==> flow/design.v <==
`timescale 1ns / 1ps
module image_processing( 
clk,reset,sel_mod,red,green,blue,done_in,done_out,val,red_o,green_o,blue_o
);
input clk,reset,done_in;
input [2:0] sel_mod;
input [7:0] red,green,blue;
input [7:0] val;
output reg done_out;
output reg [7:0] red_o,green_o,blue_o;
reg [8:0] red_x,green_x,blue_x;
always @ (posedge clk)
	begin
		if (sel_mod == 3'b000)
			begin
				if (reset == 1)
					begin
						red_o <= 0;
						green_o <= 0;
						blue_o <= 0 ;
						done_out <= 0;
					end
				else
					begin
						if (done_in == 1)
							begin
								red_o <= (red>>2)+(red>>5)+(green>>1)+(green>>4)+(blue>>4)+(blue>>5);
								green_o <= (red>>2)+(red>>5)+(green>>1)+(green>>4)+(blue>>4)+(blue>>5);
								blue_o <= (red>>2)+(red>>5)+(green>>1)+(green>>4)+(blue>>4)+(blue>>5);
								done_out=1;
							end
						else
							begin
								red_o <= 0;
								green_o <= 0;
								blue_o <= 0;
								done_out <= 0;
							end
					end
			end
		else if (sel_mod ==3'b001)
			begin
				if (reset == 1)
					begin
						red_o <= 0;
						green_o <= 0;
						blue_o <= 0 ;
						done_out <= 0;
					end
				else 
					begin
						if (done_in == 1)
							begin
								red_x = red + val;
								green_x = green + val;
								blue_x = blue + val;
								if(red_x > 255)
									red_o <= 255;
								else
									red_o <= red_x;
								if(green_x > 255)
									green_o <= 255;
								else
									green_o <= green_x;
								if(blue_x > 255)	
									blue_o <= 255;
								else 
									blue_o <= blue_x;
								done_out <= 1;	
							end
						else 
							begin
								red_o <= 0;
								green_o <= 0;
								blue_o <= 0;
								done_out <= 0;
							end
					end		
			end
		else if (sel_mod ==3'b010)
			begin
				if (reset == 1)
					begin
						red_o <= 0;
						green_o <= 0;
						blue_o <= 0 ;
						done_out <= 0;
					end
				else 
					begin
						if (done_in == 1)
							begin
								red_x = red - val;
								green_x = green - val;
								blue_x = blue - val;
								if(red_x < 0)
									red_o <= 0;
								else
									red_o <= red_x;
								if(green_x < 0 )
									green_o <= 0;
								else
									green_o <= green_x;
								if(blue_x < 0 )	
									blue_o <= 0;
								else 
									blue_o <= blue_x;
								done_out <= 1;	
							end
						else 
							begin
								red_o <= 0;
								green_o <= 0;
								blue_o <= 0;
								done_out <= 0;
							end
					end		
			end
			else if (sel_mod == 3'b011)
				begin
						if (reset == 1)
					begin
						red_o <= 0;
						green_o <= 0;
						blue_o <= 0 ;
						done_out <= 0;
					end
				else 
					begin
						if (done_in == 1)
							begin
							red_o <= 255 - red;
							green_o <= 255 - green;
							blue_o <= 255 - blue;
							done_out <= 1;
							end	
						else 
							begin
								red_o <= 0;
								green_o <= 0;
								blue_o <= 0;
								done_out <= 0;
							end
					end		
			end
		else if (sel_mod == 3'b100)
				begin
						if (reset == 1)
					begin
						red_o <= 0;
						green_o <= 0;
						blue_o <= 0 ;
						done_out <= 0;
					end
				else 
					begin
						if (done_in == 1)
							begin
							red_o <= 0;
							green_o <= green;
							blue_o <= blue;
							done_out <= 1;
							end	
						else 
							begin
								red_o <= 0;
								green_o <= 0;
								blue_o <= 0;
								done_out <= 0;
							end
					end		
			end
		else if (sel_mod == 3'b101)
				begin
						if (reset == 1)
					begin
						red_o <= 0;
						green_o <= 0;
						blue_o <= 0 ;
						done_out <= 0;
					end
				else 
					begin
						if (done_in == 1)
							begin
							red_o <= red;
							green_o <= 0;
							blue_o <= blue;
							done_out <= 1;
							end	
						else 
							begin
								red_o <= 0;
								green_o <= 0;
								blue_o <= 0;
								done_out <= 0;
							end
					end		
			end
		else if (sel_mod == 3'b110)
				begin
						if (reset == 1)
					begin
						red_o <= 0;
						green_o <= 0;
						blue_o <= 0 ;
						done_out <= 0;
					end
				else 
					begin
						if (done_in == 1)
							begin
							red_o <= red;
							green_o <= green;
							blue_o <= 0;
							done_out <= 1;
							end	
						else 
							begin
								red_o <= 0;
								green_o <= 0;
								blue_o <= 0;
								done_out <= 0;
							end
					end		
			end
		else if (sel_mod == 3'b111)
				begin
						if (reset == 1)
					begin
						red_o <= 0;
						green_o <= 0;
						blue_o <= 0 ;
						done_out <= 0;
					end
				else 
					begin
						if (done_in == 1)
							begin
							red_o <= red;
							green_o <= green;
							blue_o <= blue;
							done_out <= 1;
							end	
						else 
							begin
								red_o <= 0;
								green_o <= 0;
								blue_o <= 0;
								done_out <= 0;
							end
					end		
			end
	end
endmodule
### Step by step through the tools: image_processing

What the tools print for image_processing, step after step.
Lines are those of the file above, counted from 1.
Operators carry their Yosys type and port widths (W data, S select, Z words).
Library cell names are shortened.
The mark -- stands for no value.

| design | value |
|---|---|
| design top | image_processing |
| clock input | clk |
| standard-cell library | sky130hd |
| timing corner | tt_025C_1v80 |

### Elaborated design

Yosys after proc, flatten, opt, wreduce and memory -nomap, before mapping. Memory bits, and registers merged into a memory's read port (data or address), are not among the register bits. Print and check cells are not counted. Equal cells are merged and count once.

| cells by class | value |
|---|---|
| add/sub/neg operators | 14 |
| $mul | 0 |
| divide/modulo/power cells | 0 |
| $lt $le $gt $ge | 6 |
| equal/unequal tests | 7 |
| shift-type cells | 0 |
| mux-type cells | 66 |
| bitwise operators | 0 |
| reduce/logical cells | 2 |

Operators by type and width:

| cell | count |
|---|---|
| $mux W8 | 56 |
| $add A8 B8 Y9 | 3 |
| $sub A8 B8 Y9 | 3 |
| $lt A9 B1 Y1 const B | 3 |
| $gt A9 B8 Y1 const B | 3 |
| $sub A8 B8 Y8 const A | 3 |
| $add A8 B4 Y8 | 2 |
| $eq A3 B3 Y1 const B | 4 |
| $mux W1 | 10 |
| $add A7 B7 Y8 | 1 |
| $add A8 B3 Y8 | 1 |
| $reduce_bool A8 Y1 | 1 |
| $add A6 B3 Y7 | 1 |
| $eq A3 B2 Y1 const B | 2 |
| $eq A3 B1 Y1 const B | 1 |
| $logic_not A3 Y1 | 1 |

| storage and ports | value |
|---|---|
| register bits | 25 |
| bits in latches | 0 |
| bits in writable memories | 0 |
| memory bits (read-only) | 0 |
| word width x clocked read ports | 0 |
| memories kept | 0 |
| elaborated cells | 99 |

### Logic depth

Depth = most cells in a row (Yosys ltp): at word level without a register or memory, in the mapped netlist without a sequential cell, where the memories' decode and read muxes count.

| logic depth | value |
|---|---|
| depth after elaboration | 10 |
| ABC_AREA | 0 |
| depth in mapped cells | 14 |

### Synthesis result

Yosys stat after the flow's synthesis: flattened, memories mapped to cells. It holds for the ABC_AREA given above (unset counts as 0); a run with the other value may have another netlist.
Totals and module areas in this step are rounded.

| synthesis totals | value |
|---|---|
| mapped cells | 544 |
| synthesis area | 4500 µm² |
| sequential area | 750 µm² |
| flip-flops | 25 |
| buffer cells | 30 |

Cell types:

| cell type | count | area in all (µm²) |
|---|---|---|
| edfxtp_1 | 25 | 750.72 |
| ha_1 | 57 | 713.184 |
| fa_1 | 21 | 420.403 |
| inv_1 | 59 | 221.462 |
| nand2_1 | 47 | 176.419 |
| a21oi_1 | 34 | 170.163 |
| xnor2_1 | 15 | 131.376 |
| o21ai_0 | 26 | 130.125 |
| nor2_1 | 27 | 101.347 |
| a31oi_1 | 13 | 81.328 |
| nand2b_1 | 13 | 81.328 |
| nor3_1 | 16 | 80.077 |
| nor2b_1 | 12 | 75.072 |
| a211oi_1 | 9 | 67.565 |
| o21bai_1 | 9 | 67.565 |
| buf_2 | 12 | 60.058 |
| mux2i_1 | 6 | 60.058 |
| nand3_1 | 12 | 60.058 |

Not listed: further types 53, cells in them 131.

### Path before layout

Source: OpenSTA report_checks on the synthesized netlist (no wires, ideal clock, input and output delay 20% of the period each), path of least setup slack; recovery checks are left aside. Register names are those of the netlist, which keeps one name where synthesis merged equal registers.

| timing path post-synthesis | value |
|---|---|
| path kind | input to register |
| start point | input port red[5] |
| end point | register red_o[7] |
| period | 3.93 ns |
| input delay | 0.786 ns |
| library setup time | 0.259 ns |
| time at the first pin | 0.786 ns |
| data arrival time | 3.675 ns |
| slack | -0.004 ns |
| path delay | 3.148 ns |
| driving pins on the path | 13 |
| path buffers | 0 |
| period reached after synthesis | 3.934 ns |

"path delay" = arrival - input delay + setup time.
"driving pins on the path" counts driving pins, that of a launching flip-flop among them; a cell with two outputs on the path counts twice.
"period reached after synthesis" = period - worst setup slack (recovery checks aside). The figure is calculated, with input and output delays left at 20% of the set period.
Between the ends stands the longest chain of elaborated cells between them, by number of cells; it is not shown to be the way that was timed. Of several equally long chains one is given.
A line is the first line of the expression or statement that the cell stems from. Yosys adds cells for indexed reads and writes and turns some case tables into memories.
A register here has more assigning lines than the two given.

| on the way, post-synthesis | value |
|---|---|
| path through | inv_1 > fa_1 > inv_1 > fa_1 > inv_1 > fa_1 > inv_1 > ha_1 > a211oi_1 > o21bai_1 > a21oi_1 > xor2_1 > a211o_1 |
| length of the longest elaborated chain | 8 |
| elaborated cells between the ends (all ways) | 24 |
| those cells by class | add/sub: 8; compare: 2; mux: 14 |

Ends and longest elaborated chain, post-synthesis:

| item | line | text |
|---|---|---|
| from (decl) | 7 | `input [7:0] red,green,blue;` |
| $add A6 B3 Y7 | 27 | `red_o <= (red>>2)+(red>>5)+(green>>1)+(green>>4)+(blue>>4)+(blue>>5);` |
| $add A7 B7 Y8 | 27 |  |
| $add A8 B4 Y8 x2 | 27 |  |
| $add A8 B3 Y8 | 27 |  |
| $mux W8 | 25 | `if (done_in == 1)` |
| $mux W8 | 16 | `if (reset == 1)` |
| $mux W8 | 14 | `if (sel_mod == 3'b000)` |
| to (assign) | 27 |  |
| to (assign) | 60 | `red_o <= red_x;` |
| to (decl) | 10 | `output reg [7:0] red_o,green_o,blue_o;` |

### Worst path after layout

From the final timing report of record 1: the path of least setup slack in the routed layout; clock arrival at registers is part of the times.

| timing path after layout | value |
|---|---|
| path kind | input to register |
| start point | input port red[7] |
| end point | register blue_o[6] |
| period | 4.26 ns |
| input delay | 0.85 ns |
| library setup time | 0.23 ns |
| time at the first pin | 0.85 ns |
| data arrival time | 4.18 ns |
| slack | 0.13 ns |
| driving pins on the path | 14 |
| path buffers | 1 |

Between the ends stands the longest chain of elaborated cells between them, by number of cells; it is not shown to be the way that was timed. Of several equally long chains one is given.
A register here has more assigning lines than the two given.

| on the way, after layout | value |
|---|---|
| path through | clkdlybuf4s50_1 > inv_1 > fa_1 > inv_1 > fa_1 > fa_1 > ha_4 > fa_2 > a21o_1 > a21oi_2 > xnor2_1 > nand2_2 > o21a_1 > o21ai_1 |
| length of the longest elaborated chain | 8 |
| elaborated cells between the ends (all ways) | 8 |
| those cells by class | add/sub: 5; mux: 3 |

Ends and longest elaborated chain, after layout:

| item | line | text |
|---|---|---|
| from (decl) | 7 | `input [7:0] red,green,blue;` |
| $add A6 B3 Y7 | 29 | `blue_o <= (red>>2)+(red>>5)+(green>>1)+(green>>4)+(blue>>4)+(blue>>5);` |
| $add A7 B7 Y8 | 29 |  |
| $add A8 B4 Y8 x2 | 29 |  |
| $add A8 B3 Y8 | 29 |  |
| $mux W8 | 25 | `if (done_in == 1)` |
| $mux W8 | 16 | `if (reset == 1)` |
| $mux W8 | 14 | `if (sel_mod == 3'b000)` |
| to (assign) | 29 |  |
| to (assign) | 68 | `blue_o <= blue_x;` |
| to (decl) | 10 | `output reg [7:0] red_o,green_o,blue_o;` |

Subject: image_processing on sky130hd, stored results

Hello all,

Measured data: module image_processing, platform sky130hd, 2 stored runs of the flow under differing settings, order arbitrary. Input and output delays are each 20% of the period that was set; the output load is 0.01 pF.
"period reached": clock period set for the run, less the worst setup slack. It is reckoned from that one timing run; input and output delays stay at 20% of the period that was set.
"worst path time": the worst setup path's part of the clock period (all of it between registers, 20% less for each end at a port) less its slack. A launch clock that arrives late makes it longer, a capture clock that arrives late makes it shorter.
"power consumption" is the tool's figure for a default switching activity; nothing was simulated.
Measured values are rounded.

#### Record 1

| setting | value |
|---|---|
| period_ns | `4.26` |
| CORE_UTILIZATION | `48` |
| CAP_MARGIN | `20` |
| CORE_MARGIN | `2` |
| SLEW_MARGIN | `20` |

| result | value |
|---|---|
| worst-case hold slack | 1.2 ns |
| worst path time | 3.28 ns |
| class of the worst setup path | input to register |
| worst slack on setup checks | 0.13 ns |
| area of the synthesized netlist | 4500 µm² |
| summed negative setup slack | 0.000 ns |
| period reached | 4.130 ns |
| power consumption | 1.3 mW |
| utilization in the final report | 61 % |
| die outline area | 10000 µm² |
| standard-cell area after routing | 5600 µm² |

#### Record 2

| setting | value |
|---|---|
| period_ns | `5.59` |
| CORE_UTILIZATION | `67` |
| PLACE_DENSITY_LB_ADDON | `0.2` |
| CORE_ASPECT_RATIO | `1.69` |
| CELL_PAD_IN_SITES_GLOBAL_PLACEMENT | `3` |
| ABC_AREA | `1` |
| GPL_ROUTABILITY_DRIVEN | `1` |
| CTS_CLUSTER_DIAMETER | `224` |
| SLEW_MARGIN | `0` |
| CAP_MARGIN | `20` |
| CORE_MARGIN | `2` |

Stopped before the end: placement reported FLW-0024.

Thanks
